==> flow/design.v <==
`timescale 1ns/100ps
module interpolation1d #(
    parameter FBIT = 15
) (
    input               CLK,
    input               RST,
    input   [7:0]       ip0,     
    input   [7:0]       ip1,     
    input   [7:0]       ip2,     
    input   [7:0]       ipn,     
    input   [FBIT-1:0]  x,       
    output  [7:0]       dout     
);
wire signed [8:0]           p0;      
wire signed [8:0]           p1;      
wire signed [8:0]           p2;      
wire signed [8:0]           pn;      
wire signed [10:0]          a;       
wire signed [10:0]          b;       
wire signed [10:0]          c;       
wire signed [10:0]          d;       
wire        [FBIT*2-1:0]    x2;      
wire        [FBIT*3-1:0]    x3;      
wire signed [FBIT*1:0]      sx;      
wire signed [FBIT*2:0]      sx2;     
wire signed [FBIT*3:0]      sx3;     
wire signed [FBIT*1+10:0]   scx;     
wire signed [FBIT*2+10:0]   sbx2;    
wire signed [FBIT*3+10:0]   sax3;    
wire signed [FBIT*3+10:0]   sum;     
wire signed [9:0]           round;   
reg  signed [10:0]          a_r;     
reg  signed [10:0]          b_r;     
reg  signed [10:0]          c_r;     
reg  signed [10:0]          d_r;     
reg         [FBIT*1-1:0]    x_r;     
reg         [FBIT*2-1:0]    x2_r;    
reg         [FBIT*3-1:0]    x3_r;    
assign p0 = ip0;
assign p1 = ip1;
assign p2 = ip2;
assign pn = ipn;
assign a = (p0 << 1) + p0 + p2 - pn - (p1 << 1) - p1;
assign b = (pn << 1) + (p1 << 2) - (p0 << 2) - p0 - p2;
assign c = p1 - pn;
assign d = {p0, 1'b0};
assign x2 = x * x;
assign x3 = x2 * x;
always @(posedge CLK or posedge RST) begin
    if (RST) begin
        a_r  <= 0;
        b_r  <= 0;
        c_r  <= 0;
        d_r  <= 0;
        x_r  <= 0;
        x2_r <= 0;
        x3_r <= 0;
    end
    else begin
        a_r  <= a;
        b_r  <= b;
        c_r  <= c;
        d_r  <= d;
        x_r  <= x;
        x2_r <= x2;
        x3_r <= x3;
    end
end
assign sx  = {1'b0, x_r};
assign sx2 = {1'b0, x2_r};
assign sx3 = {1'b0, x3_r};
assign scx  = c_r * sx; 
assign sbx2 = b_r * sx2; 
assign sax3 = a_r * sx3; 
assign sum = sax3 + {sbx2, {(FBIT){1'b0}}} + {scx, {(FBIT*2){1'b0}}} + {d_r, {(FBIT*3){1'b0}}};
assign round = sum[FBIT*3+10-:10] + sum[FBIT*3];
assign dout = (round < 0) ? 0 : round[7:0];
endmodule
* Step by step through the tools: interpolation1d
The steps from the RTL of interpolation1d to its reports follow in flow order.
Lines are those of the file above, counted from 1.
Operators: Yosys type, input widths -> output width; for muxes data width and select width s.
Cell names lack the library's common part.
Not given: -
- Top module :: interpolation1d
- Clock :: CLK
- Library :: sky130hd
- Corner :: tt_025C_1v80

* Word level
Yosys after proc, flatten, opt, wreduce and memory -nomap, before mapping. Enables and synchronous resets that opt folds into registers are not counted as muxes. Memory bits, and registers merged into a memory's read port (data or address), are not among the register bits. Print and check cells are not counted. Equal cells are merged and count once.
- $add $sub $neg :: 14
- Multiply operators :: 5
- Multiplexer cells :: 1
- Order comparisons :: 1
** Operators by type and width (number)
- $mul 30x15->45 :: 1
- $mul 11x46->56 :: 1
- $mul 11x31->41 :: 1
- $mul 15x15->30 :: 1
- $mul 9x16->25 :: 1
- $add 56x56->56 :: 2
- $add 56x54->56 :: 1
- $sub 11x9->11 :: 4
- $add 10x8->11 :: 1
- $sub 11x10->11 :: 1
- $sub 11x11->11 :: 1
- $add 9x10->11 :: 1
- $add 10x1->10 :: 1
- $lt 10x1->1 const B :: 1
- $add 9x8->10 :: 1
- $sub 8x8->9 :: 1
- $mux 8 :: 1
- Output and inout bits :: 8
- Elaborated cells :: 28
- Register bits :: 129

* Logic depth
Longest topological path by Yosys (ltp), each cell counted once; first at word level (registers and memories cut), then after technology mapping (sequential cells cut; the memories' decode and read muxes count).
- Depth in word-level cells :: 7
- ABC_AREA :: 0
- Depth in mapped cells :: 53
- Depth with buffers taken out :: 50

* Netlist
Source: synth_stat.txt of the flow (Yosys; design flattened, memories mapped). It holds for the ABC_AREA given above (unset counts as 0); a run with the other value may have another netlist.
- Sequential area :: 0.003153 sq mm
- Buffers :: 275
- Cell area after synthesis :: 0.0563228 sq mm
- Standard cells after synthesis :: 6064
- Flip-flops :: 126
** Cells by type
- fa_1 :: number 1335, area in all 2.67E+04 sq um
- ha_1 :: number 581, area in all 7.27E+03 sq um
- inv_1 :: number 1418, area in all 5.32E+03 sq um
- and2_1 :: number 627, area in all 3.92E+03 sq um
- dfrtp_1 :: number 126, area in all 3.15E+03 sq um
- nand2_1 :: number 802, area in all 3.01E+03 sq um
- clkbuf_1 :: number 274, area in all 1.03E+03 sq um
- xnor2_1 :: number 111, area in all 972.182 sq um
- a21oi_1 :: number 148, area in all 740.71 sq um
- a21o_1 :: number 86, area in all 645.619 sq um
- nand2b_1 :: number 87, area in all 544.272 sq um
- xor2_1 :: number 57, area in all 499.229 sq um
- o21ai_0 :: number 67, area in all 335.322 sq um
- nor2_1 :: number 86, area in all 322.81 sq um
- o21bai_1 :: number 30, area in all 225.216 sq um
- nor2b_1 :: number 32, area in all 200.192 sq um
- nand3_1 :: number 29, area in all 145.139 sq um
- nor3_1 :: number 25, area in all 125.12 sq um
Other cell types: 42; their cells: 143.

* Timing after synthesis
Source: OpenSTA report_checks on the synthesized netlist (no wires, ideal clock, input and output delay 20% of the period each), path of least setup slack; recovery checks are left aside. Register names are those of the netlist, which keeps one name where synthesis merged equal registers.
- Path kind :: input port to flip-flop
- From :: input x[2]
- To :: register x3_r[41]
- Data required time :: 22520 ps
- Setup time :: 80 ps
- Period :: 22600 ps
- Input delay :: 4520 ps
- Delay of the path :: 11693 ps
- Driving pins on the path :: 48
- Path slack :: 6387 ps
- Launch time at the first pin :: 4520 ps
- Arrival :: 16133 ps
- Buffers on the path :: 4
- Synthesis period reached :: 16213 ps
"delay of the path" = arrival - input delay + setup time.
"driving pins on the path" counts driving pins, that of a launching flip-flop among them; a cell with two outputs on the path counts twice.
"synthesis period reached" = period - worst setup slack (recovery checks aside). The figure is calculated, with input and output delays left at 20% of the set period.
Between the ends stands the longest chain of elaborated cells between them, by number of cells; it is not shown to be the way that was timed. Of several equally long chains one is given.
Each line given opens the expression or statement behind the cell; cells for indexed reads and writes are added by Yosys, which also makes memories of some case tables.
- Cells stage by stage :: clkbuf_1 clkbuf_1 nand2_1 fa_1 fa_1 inv_1 fa_1 fa_1 fa_1 fa_1 ha_1 clkbuf_1 a211oi_1 nand2_1 nor3b_1 a21oi_1 a41o_1 a21o_1 [... 12 more ...] fa_1 inv_1 fa_1 inv_1 ha_1 a21o_1 a21o_1 a21oi_1 o31ai_1 a21oi_1 nor2b_1 o41ai_1 a21oi_1 a21oi_1 o21bai_1 a21o_1 a21oi_1 xnor2_1
- Length of the longest elaborated chain :: 2
** Ends and longest elaborated chain, after synthesis
- from (decl) :: RTL line 11 : input   [FBIT-1:0]  x,
- $mul 15x15->30 :: RTL line 47 : assign x2 = x * x;
- $mul 30x15->45 :: RTL line 48 : assign x3 = x2 * x;
- to (assign) :: RTL line 57 : x3_r <= 0;
- to (assign) :: RTL line 66 : x3_r <= x3;
- to (decl) :: RTL line 38 : reg         [FBIT*3-1:0]    x3_r;

* Worst path after layout
From the final timing report of flow run 1: the path of least setup slack in the routed layout; clock arrival at registers is part of the times.
The path's times are printed in steps of 10 ps; the period is the one set.
- Path kind :: flip-flop to output port
- From :: register b_r[5]
- To :: output dout[3]
- Data required time :: 12400 ps
- Path slack :: 410 ps
- Arrival :: 11990 ps
- Driving pins on the path :: 52
- Buffers on the path :: 13
- Period :: 15500 ps
- Launch time at the first pin :: 500 ps
- Output delay :: 3100 ps
Between the ends stands the longest chain of elaborated cells between them, by number of cells; it is not shown to be the way that was timed. Of several equally long chains one is given.
- Cells stage by stage :: dfrtp_2 buf_6 buf_4 nand2_1 fa_1 inv_1 fa_1 fa_1 fa_1 inv_1 fa_1 inv_1 ha_1 nor3_2 o211ai_1 nor3b_2 o31a_1 o21ai_0 [... 16 more ...] a21o_1 a32oi_2 xnor2_2 ha_2 nand3_2 buf_4 buf_4 buf_4 buf_4 buf_4 buf_4 buf_4 buf_4 buf_4 buf_4 xor2_1 nor2_1 buf_2
- Length of the longest elaborated chain :: 7
** Ends and longest elaborated chain, post-layout
- from (decl) :: RTL line 33 : reg  signed [10:0]          b_r;
- from (assign) :: RTL line 52 : b_r  <= 0;
- from (assign) :: RTL line 61 : b_r  <= b;
- $mul 11x31->41 :: RTL line 73 : assign sbx2 = b_r * sx2;
- $add 56x56->56 (2 in a row) :: RTL line 75 : assign sum = sax3 + {sbx2, {(FBIT){1'b0}}} + {scx, {(FBIT*2){1'b0}}} + {d_r, {(FBIT*3){1'b0}}};
- $add 56x54->56 :: RTL line 75
- $add 10x1->10 :: RTL line 76 : assign round = sum[FBIT*3+10-:10] + sum[FBIT*3];
- $lt 10x1->1 :: RTL line 77 : assign dout = (round < 0) ? 0 : round[7:0];
- $mux 8 :: RTL line 77
- to (decl) :: RTL line 12 : output  [7:0]       dout

==> results <==
2 stored runs of interpolation1d in the flow (synthesis by Yosys, layout by OpenROAD, sky130hd cells), in arbitrary order. Constraints: input delay and output delay 20% of the set period each, output load 0.01 pF.
By "period achieved" is meant the clock period of the run minus its worst setup slack. This is arithmetic on one report: input and output delays are still those of the set period (20% each).
"critical setup path time" is the time allowed to the run's worst setup path (the clock period less input and output delay, where it has them) less its slack. Clock arrival times count: a late capture clock shortens it, a late launch clock lengthens it.
"critical setup path time" is known to 10 ps.

* Flow run 1
** Files
==> flow/run.sh <==
#!/bin/bash
# the make line also repeats the synthesis and layout settings of config.mk as NAME=value (left out here)
make -C /OpenROAD-flow-scripts/flow DESIGN_CONFIG=/design/flow/config.mk WORK_HOME=/design/flow/orfs CLKGATE_MAP_FILE= finish
==> flow/config.mk <==
export PLATFORM = sky130hd
export DESIGN_NAME = interpolation1d
export DESIGN_NICKNAME = interpolation1d
export VERILOG_FILES = /design/flow/design.v
export SDC_FILE = /design/flow/constraint.sdc
export NUM_CORES = 4
export LEC_CHECK = 0
export CAP_MARGIN = 20
export CORE_MARGIN = 2
export CORE_UTILIZATION = 50
export SLEW_MARGIN = 20
==> flow/constraint.sdc <==
create_clock -name core_clock -period 15.5 [get_ports {CLK}]
set_input_delay 3.1000 -clock core_clock [delete_from_list [all_inputs] [get_ports {CLK}]]
set_output_delay 3.1000 -clock core_clock [all_outputs]
set_load 0.01 [all_outputs]
** Results
- Summed negative setup slack :: 0 ps
- Worst setup slack after layout :: 407 ps
- Period achieved :: 15,093 ps
- Standard-cell area of the final layout :: 0.0603204 sq mm
- Critical setup path time :: 11,990 ps
- Worst setup path type :: flip-flop to output port
- Chip area in the Yosys report :: 0.0563228 sq mm
- Total die area :: 0.115345 sq mm

* Flow run 2
** Files
==> flow/run.sh <==
#!/bin/bash
# the make line also repeats the synthesis and layout settings of config.mk as NAME=value (left out here)
make -C /OpenROAD-flow-scripts/flow DESIGN_CONFIG=/design/flow/config.mk WORK_HOME=/design/flow/orfs CLKGATE_MAP_FILE= finish
==> flow/config.mk <==
export PLATFORM = sky130hd
export DESIGN_NAME = interpolation1d
export DESIGN_NICKNAME = interpolation1d
export VERILOG_FILES = /design/flow/design.v
export SDC_FILE = /design/flow/constraint.sdc
export NUM_CORES = 4
export LEC_CHECK = 0
export CAP_MARGIN = 15
export CORE_ASPECT_RATIO = 0.88
export CORE_MARGIN = 2
export CORE_UTILIZATION = 63
export CTS_CLUSTER_DIAMETER = 289
export GPL_TIMING_DRIVEN = 0
export MAX_ROUTING_LAYER = met5
export MIN_ROUTING_LAYER = met1
export SETUP_SLACK_MARGIN = 5.0
export SLEW_MARGIN = 0
export TNS_END_PERCENT = 10
==> flow/constraint.sdc <==
create_clock -name core_clock -period 23.1 [get_ports {CLK}]
set_input_delay 4.6200 -clock core_clock [delete_from_list [all_inputs] [get_ports {CLK}]]
set_output_delay 4.6200 -clock core_clock [all_outputs]
set_load 0.01 [all_outputs]
** Results
- Summed negative setup slack :: 0 ps
- Worst setup slack after layout :: 5,292 ps
- Period achieved :: 17,808 ps
- Standard-cell area of the final layout :: 0.0596697 sq mm
- Critical setup path time :: 13,190 ps
- Worst setup path type :: flip-flop to output port
- Chip area in the Yosys report :: 0.0563228 sq mm
- Total die area :: 0.0918133 sq mm
